==> flow/design.v <==
module Division(
	input         clock,
	input         start,
	input  [31:0] a,
	input  [31:0] b,
	output [31:0] q,
	output [31:0] r
);
	reg [31:0] forR, forA, forB;
	integer rStrich, count;
	always @(posedge clock)
	begin
		if (start == 1) 
		begin
			forR <= 32'b0;
			forB <= b;
			forA <= a;
			count <= 31;
		end
		else begin
			if (count > 0)
			begin
				count = count - 1;
				rStrich = (r << 1) + a[count];
				if (rStrich < forB) begin
					forA[count] = 0;
					forR = rStrich;
				end else begin
					forA[count] = 1;
					forR = rStrich - forB;
				end
			end
		end
	end
	assign q = forA;
	assign r = forR;
endmodule
## Step by step through the tools: Division

Tool output for the design above, in the order of the flow.
Line numbers count from 1 in the design file above.
Library cell names are shortened.
A cell with - has no value.

| design | value |
|---|---|
| top | Division |
| clock input | clock |
| standard-cell library | sky130hd |
| timing corner | tt_025C_1v80 |

## Elaborated design

Yosys after proc, flatten, opt, wreduce and memory -nomap, before mapping. Memory bits, and registers merged into a memory's read port (data or address), are not among the register bits. Print and check cells are not counted. Equal cells are merged and count once.

| cells by class | value |
|---|---|
| order comparisons | 2 |
| reduce/logical cells | 1 |
| mux-type cells | 4 |
| shift-type cells | 3 |
| bitwise gates (word level) | 4 |
| add/subtract/negate cells | 4 |

Operator list:

| cell | number |
|---|---|
| 2-to-1 mux 32 bit | 4 |
| variable shift 1 x 33 -> 32 bit with constant A | 2 |
| OR 32 bit | 2 |
| negation 32 -> 33 bit | 1 |
| adder 32 x 1 -> 32 bit | 1 |
| > comparator 32 x 1 -> 1 bit with constant B | 1 |
| subtractor 32 x 2 -> 32 bit with constant B | 1 |
| subtractor 32 bit | 1 |
| less-than comparator 32 bit | 1 |
| AND 32 bit | 1 |
| variable part select 32 x 32 -> 1 bit | 1 |
| inverter 32 bit | 1 |
| nonzero test 2 bit | 1 |

| word-level totals | value |
|---|---|
| bits of input ports | 66 |
| output and inout bits | 64 |
| flip-flop bits (word level) | 128 |
| word-level cells | 22 |

## Depth

Yosys ltp: most cells in a row. Word level: on the elaborated netlist, between registers, memories and ports. Mapped: between sequential cells and ports; inverters and the memories' decode and read muxes count.

| depth | value |
|---|---|
| depth in word-level cells | 9 |
| ABC_AREA | 0 |
| mapped depth | 26 |

## Mapped cells and area

Yosys stat after the flow's synthesis: flattened, memories mapped to cells. It holds for the ABC_AREA given above (unset counts as 0); a run with the other value may have another netlist.

Cells by type:

| cell type | number | total area (um^2) |
|---|---|---|
| edfxtp_1 | 64 | 1.92E+03 |
| dfxtp_1 | 64 | 1.28E+03 |
| xnor2_1 | 58 | 507.987 |
| nand2_1 | 119 | 446.678 |
| ha_1 | 34 | 425.408 |
| nor2_1 | 106 | 397.882 |
| a41o_1 | 31 | 310.298 |
| xor2_1 | 32 | 280.269 |
| and3_1 | 44 | 275.264 |
| a21oi_1 | 52 | 260.25 |
| mux4_2 | 10 | 225.216 |
| clkbuf_1 | 58 | 217.709 |
| o21ai_0 | 41 | 205.197 |
| a311oi_1 | 20 | 175.168 |
| or3_1 | 27 | 168.912 |
| inv_1 | 43 | 161.405 |
| a21bo_2 | 16 | 160.154 |
| nor3_1 | 31 | 155.149 |

Other cell types: 59; their cells: 291.

| mapped netlist | value |
|---|---|
| mapped flip-flops | 128 |
| area of sequential cells | 3203.1 um^2 |
| mapped cells | 1141 |
| synthesis area | 9815.7 um^2 |

## Timing after synthesis

Source: OpenSTA report_checks on the synthesized netlist (no wires, ideal clock, input and output delay 20% of the period each), path of least setup slack; recovery checks are left aside. Register names are those of the netlist, which keeps one name where synthesis merged equal registers.

| timing path after synthesis | value |
|---|---|
| kind | reg2reg |
| start point | reg count[0] |
| end point | reg (no name shown) |
| delay of the path | 6.104 ns |
| data required time | 6.385 ns |
| driving pins on the path | 27 |
| period | 6.64 ns |
| path slack | 0.536 ns |
| buffers on the path | 7 |
| arrival | 5.849 ns |
| library setup time | 0.255 ns |
| period reached after synthesis | 6.104 ns |

"delay of the path" is the arrival time less input delay plus setup time.
"driving pins on the path": output pins that drive a net of the path, with the launching flip-flop's if there is one; two outputs of one cell count as two.
"period reached after synthesis" = period - worst setup slack (recovery checks aside). The figure is calculated, with input and output delays left at 20% of the set period.

| between the ends, after synthesis | value |
|---|---|
| cells stage by stage | dfxtp_1 > buf_2 > buf_1 > clkbuf_1 > inv_1 > ha_1 > clkbuf_1 > clkbuf_1 > mux4_2 > mux4_2 > mux2_2 > nand2_1 > ha_1 > fa_1 > nor2b_1 > o31ai_1 > a21oi_1 > a21oi_1 > o21a_1 > o211ai_1 > a31oi_1 > nor2b_1 > clkbuf_1 > a21oi_1 > clkbuf_1 > and3_1 > a21bo_2 |

Ends and longest elaborated chain, after synthesis:

| element | line | source |
|---|---|---|
| start, declared | 10 | `integer rStrich, count;` |
| start, assigned | 18 | `count <= 31;` |
| start, assigned | 23 | `count = count - 1;` |

No chain of elaborated cells between the ends is given.

## Timing after layout

From the final timing report of run 1: the path of least setup slack in the routed layout; clock arrival at registers is part of the times.

| timing path after layout | value |
|---|---|
| kind | in2reg |
| start point | in a[8] |
| end point | reg (no name shown) |
| input delay | 1.06 ns |
| arrival | 5.40 ns |
| library setup time | 0.24 ns |
| buffers on the path | 3 |
| path slack | 0.10 ns |
| driving pins on the path | 20 |
| period | 5.29 ns |
| data required time | 5.50 ns |

| between the ends, after layout | value |
|---|---|
| cells stage by stage | clkdlybuf4s50_1 > mux4_2 > mux4_2 > mux2_2 > nand2_1 > ha_1 > fa_1 > nor2b_1 > o31ai_2 > a21oi_1 > a21oi_1 > buf_4 > o21a_1 > o211ai_1 > a31oi_1 > nor2b_4 > a21oi_2 > buf_12 > and3_1 > a21bo_2 |

Ends and longest elaborated chain, after layout:

| element | line | source |
|---|---|---|
| start, declared | 4 | `input [31:0] a,` |

No chain of elaborated cells between the ends is given.

FLOW RESULTS
============

Measured results for Division: 2 stored runs of the Yosys and OpenROAD flow on sky130hd. The settings differ; the order carries no meaning. The constraints put input and output delay at 20% of the set period each and load the outputs with 0.01 pF.
"achieved clock period": clock period set for the run, less the worst setup slack. It is reckoned from that one timing run; input and output delays stay at 20% of the period that was set.
"time of the worst setup path" = time allowed to the worst setup path (clock period - input delay - output delay, where it has them) - its slack; a late launch clock adds to it, a late capture clock takes from it.
By "power consumption" is meant OpenSTA's value without simulated activity: inputs other than the clock are taken to toggle once in ten clock periods, and the tool carries that through the logic.

#### Run 1

| setting | value |
|---|---|
| period_ns | `5.29` |
| CORE_UTILIZATION | `19` |
| SETUP_SLACK_MARGIN | `-0.26` |
| PLACE_DENSITY_LB_ADDON | `0.05` |
| CORE_ASPECT_RATIO | `1.25` |
| CELL_PAD_IN_SITES_DETAIL_PLACEMENT | `2` |
| CTS_CLUSTER_SIZE | `20` |
| CTS_CLUSTER_DIAMETER | `170` |
| CAP_MARGIN | `20` |
| MIN_ROUTING_LAYER | `met1` |
| MAX_ROUTING_LAYER | `met4` |
| CORE_MARGIN | `2` |
| SLEW_MARGIN | `20` |

| result | value |
|---|---|
| synthesis area | 9815.7 um^2 |
| time of the worst setup path | 4.14 ns |
| kind of the worst setup path | in2reg |
| post-route setup TNS | 0.000 ns |
| lowest hold slack | 0.502 ns |
| post-route utilization | 0.251 |
| std-cell area (final layout) | 12888.6 um^2 |
| achieved clock period | 5.193 ns |
| setup slack of the worst path | 0.097 ns |
| power consumption | 2838 µW |
| area of the die | 53507.0 um^2 |

#### Run 2

| setting | value |
|---|---|
| period_ns | `11.4` |
| CORE_UTILIZATION | `26` |
| SETUP_SLACK_MARGIN | `2.21` |
| CELL_PAD_IN_SITES_GLOBAL_PLACEMENT | `0` |
| CELL_PAD_IN_SITES_DETAIL_PLACEMENT | `0` |
| TNS_END_PERCENT | `100` |
| GPL_TIMING_DRIVEN | `0` |
| CTS_CLUSTER_SIZE | `54` |
| CTS_CLUSTER_DIAMETER | `342` |
| CAP_MARGIN | `20` |
| MAX_ROUTING_LAYER | `met4` |
| CORE_MARGIN | `2` |
| SLEW_MARGIN | `20` |

| result | value |
|---|---|
| synthesis area | 9815.7 um^2 |
| time of the worst setup path | 8.43 ns |
| kind of the worst setup path | reg2reg |
| post-route setup TNS | 0.000 ns |
| lowest hold slack | 0.490 ns |
| post-route utilization | 0.332 |
| std-cell area (final layout) | 12405.6 um^2 |
| achieved clock period | 8.426 ns |
| setup slack of the worst path | 2.974 ns |
| power consumption | 1306 µW |
| area of the die | 39322.9 um^2 |
